==> flow/design.v <==
module clock_generator(
    input logic clk,
    output logic low_clk
);
logic [10:0] ct = 0;
always_ff @ (posedge clk) begin
    if (ct == 200) low_clk = 0;
    if (ct == 399) begin
        low_clk = 1;
        ct = 0;
    end else ct += 1;
end
endmodule
Reports on clock_generator
What the tools print for clock_generator, step after step.
Lines are those of the file above, counted from 1.
Operators carry their Yosys type and port widths (W data, S select, Z words).
Library cell names are shortened.
{ "design": {"top": "clock_generator", "clk_port": "clk", "library": "sky130hd", "corner": "tt_025C_1v80"} }

After elaboration
Source: Yosys, flattened and elaborated, memories not mapped. Widths are those after wreduce; folded enables and synchronous resets count as part of the registers. Registers that Yosys merges into a memory's read port (data or address) are not register bits. Print and check cells do not count. Equal cells are merged and count once.
{ "classes": {"add_sub_neg": 1, "eq_ne": 2} }
{ "op_table": {"columns": ["operator", "n"], "rows": [
  ["$add A11 B1 Y11 const B", 1],
  ["$eq A11 B8 Y1 const B", 1],
  ["$eq A11 B9 Y1 const B", 1]
]} }
{ "bits": {"register_bits": 12, "input_bits": 1, "out_inout_bits": 1, "elab_cells": 5} }

Longest topological paths
Longest topological path by Yosys (ltp), each cell counted once; first at word level (registers and memories cut), then after technology mapping (sequential cells cut; the memories' decode and read muxes count).
{ "depth": {"word_depth": 1, "abc_area": 0, "mapped_depth": 5, "depth_no_buf": 5} }

Synthesis result
Source: synth_stat.txt of the flow (Yosys; design flattened, memories mapped). It holds for the ABC_AREA given above (unset counts as 0); a run with the other value may have another netlist.
Totals and module areas in this step are rounded.
{ "mapped": {"stdcells": 53, "yosys_area_um2": 514.2, "sequential_area_um2": 240.2, "ff_cells": 12, "buf_cells": 0} }
{ "by_type": {"columns": ["type", "n", "area_total_um2"], "rows": [
  ["dfxtp_1", 12, 240.23],
  ["xor2_1", 5, 43.792],
  ["ha_1", 2, 25.024],
  ["nor4_4", 1, 21.27],
  ["nand3_1", 4, 20.019],
  ["nor2_1", 5, 18.768],
  ["xnor2_1", 2, 17.517],
  ["inv_1", 4, 15.014],
  ["or4_1", 2, 15.014],
  ["nand4_1", 2, 12.512],
  ["nand2_1", 3, 11.261],
  ["or4_4", 1, 11.261],
  ["a21oi_1", 2, 10.01],
  ["or3b_2", 1, 8.758],
  ["a21o_1", 1, 7.507],
  ["o31ai_1", 1, 7.507],
  ["nor2b_1", 1, 6.256],
  ["nor4_1", 1, 6.256]
]} }
Not listed: further types 3, cells in them 3.

Timing after synthesis
OpenSTA on the mapped netlist: ideal clock, no wires. The path of least setup slack (recovery checks aside). Input and output delay are each 20% of the period. Register names are those of the netlist, which keeps one name where synthesis merged equal registers.
{ "synth_path": {"kind": "reg-to-reg", "start": "register ct[4]", "end": "register low_clk", "clock_period_ps": 1550, "setup_ps": 114, "t_first_pin_ps": 0, "arrival_ps": 1546, "required_time_ps": 1436, "path_slack_ps": -110, "delay_ps": 1660, "stages": 4, "n_path_buf": 0, "period_less_setup_slack_ps": 1660} }
"delay_ps" is the arrival time less input delay plus setup time.
"stages" counts driving pins, that of a launching flip-flop among them; a cell with two outputs on the path counts twice.
"period_less_setup_slack_ps" = period - worst setup slack (recovery checks aside). The figure is calculated, with input and output delays left at 20% of the set period.
Between the ends stands the longest chain of elaborated cells between them, by number of cells; it is not shown to be the way that was timed. Of several equally long chains one is given.
A line is the first line of the expression or statement that the cell stems from. Yosys adds cells for indexed reads and writes and turns some case tables into memories.
{ "synth_between": {"cell_sequence": "dfxtp_1 > or4_4 > or4_1 > a21o_1", "elab_chain_cells": 1, "cells_between": 2, "lines_between": 2, "classes_between": "eq/ne (2)"} }
{ "synth_lines": {"columns": ["element", "line_no", "text"], "rows": [
  ["start, declared", 5, "logic [10:0] ct = 0;"],
  ["start, assigned", 10, "ct = 0;"],
  ["$eq A11 B8 Y1", 7, "if (ct == 200) low_clk = 0;"],
  ["end, assigned", 7, null],
  ["end, assigned", 9, "low_clk = 1;"],
  ["end, declared", 3, "output logic low_clk"]
]} }

Path in the finished layout
From the final timing report of job 1: the path of least setup slack in the routed layout; clock arrival at registers is part of the times.
The path's times are printed in steps of 10 ps; the period is the one set.
{ "layout_path": {"kind": "reg-to-reg", "start": "register ct[0]", "end": "register low_clk", "clock_period_ps": 1840, "setup_ps": 100, "t_first_pin_ps": 270, "arrival_ps": 1810, "required_time_ps": 2010, "path_slack_ps": 200, "stages": 6, "n_path_buf": 0} }
Between the ends stands the longest chain of elaborated cells between them, by number of cells; it is not shown to be the way that was timed. Of several equally long chains one is given.
{ "layout_between": {"cell_sequence": "dfxtp_2 > inv_1 > ha_1 > or3b_4 > or4_4 > a21o_1", "elab_chain_cells": 1, "cells_between": 2, "lines_between": 2, "classes_between": "eq/ne (2)"} }
{ "layout_lines": {"columns": ["element", "line_no", "text"], "rows": [
  ["start, declared", 5, "logic [10:0] ct = 0;"],
  ["start, assigned", 10, "ct = 0;"],
  ["$eq A11 B8 Y1", 7, "if (ct == 200) low_clk = 0;"],
  ["end, assigned", 7, null],
  ["end, assigned", 9, "low_clk = 1;"],
  ["end, declared", 3, "output logic low_clk"]
]} }

Add stored flow runs of clock_generator

Design clock_generator on sky130hd. What follows are 2 stored runs of the flow, each under its own settings; their order means nothing. The constraints put input and output delay at 20% of the set period each and load the outputs with 0.01 pF.
"period_less_ws_ps" is the run's clock period less its worst setup slack. It is reckoned from that one timing run; input and output delays stay at 20% of the period that was set.
"worst_setup_path_time_ps" = time allowed to the worst setup path (clock period - input delay - output delay, where it has them) - its slack; a late launch clock adds to it, a late capture clock takes from it.
"design_power_uw" rests on the timing tool's default activity at the inputs, not on a simulated workload.
"worst_setup_path_time_ps" is known to 10 ps.
Values from the reports are rounded here.
[
  {
    "run": "job 1",
    "settings": { "period_ns": 1.84, "SETUP_SLACK_MARGIN": 0.26, "CAP_MARGIN": 20, "CORE_MARGIN": 2, "CORE_UTILIZATION": 40, "SLEW_MARGIN": 20 },
    "results": { "worst_setup_slack_ps": 199, "worst_setup_path_time_ps": 1640, "worst_setup_path_type": "reg-to-reg", "synth_area_um2": 514.2, "period_less_ws_ps": 1641, "post_route_stdcell_area_um2": 596.8, "util_frac": 0.516, "design.die.area_um2": 1588, "timing.hold.ws_ps": 461, "setup_tns_ps": 0, "design_power_uw": 421.3 }
  },
  {
    "run": "job 2",
    "settings": { "period_ns": 1.09, "CORE_UTILIZATION": 26, "SETUP_SLACK_MARGIN": 0.3, "PLACE_DENSITY": 0.77, "CORE_MARGIN": 2, "CELL_PAD_IN_SITES_DETAIL_PLACEMENT": 2, "ABC_AREA": 1, "GPL_TIMING_DRIVEN": 0, "CTS_CLUSTER_SIZE": 18, "MIN_ROUTING_LAYER": "met2", "CAP_MARGIN": 20, "SLEW_MARGIN": 20 },
    "results": { "design.die.area_um2": 2840, "timing.hold.ws_ps": 460, "worst_setup_slack_ps": -30, "util_frac": 0.385, "period_less_ws_ps": 1120, "design_power_uw": 797.6, "setup_tns_ps": -111, "worst_setup_path_time_ps": 1120, "worst_setup_path_type": "reg-to-reg", "synth_area_um2": 631.9, "post_route_stdcell_area_um2": 868.3 }
  }
]
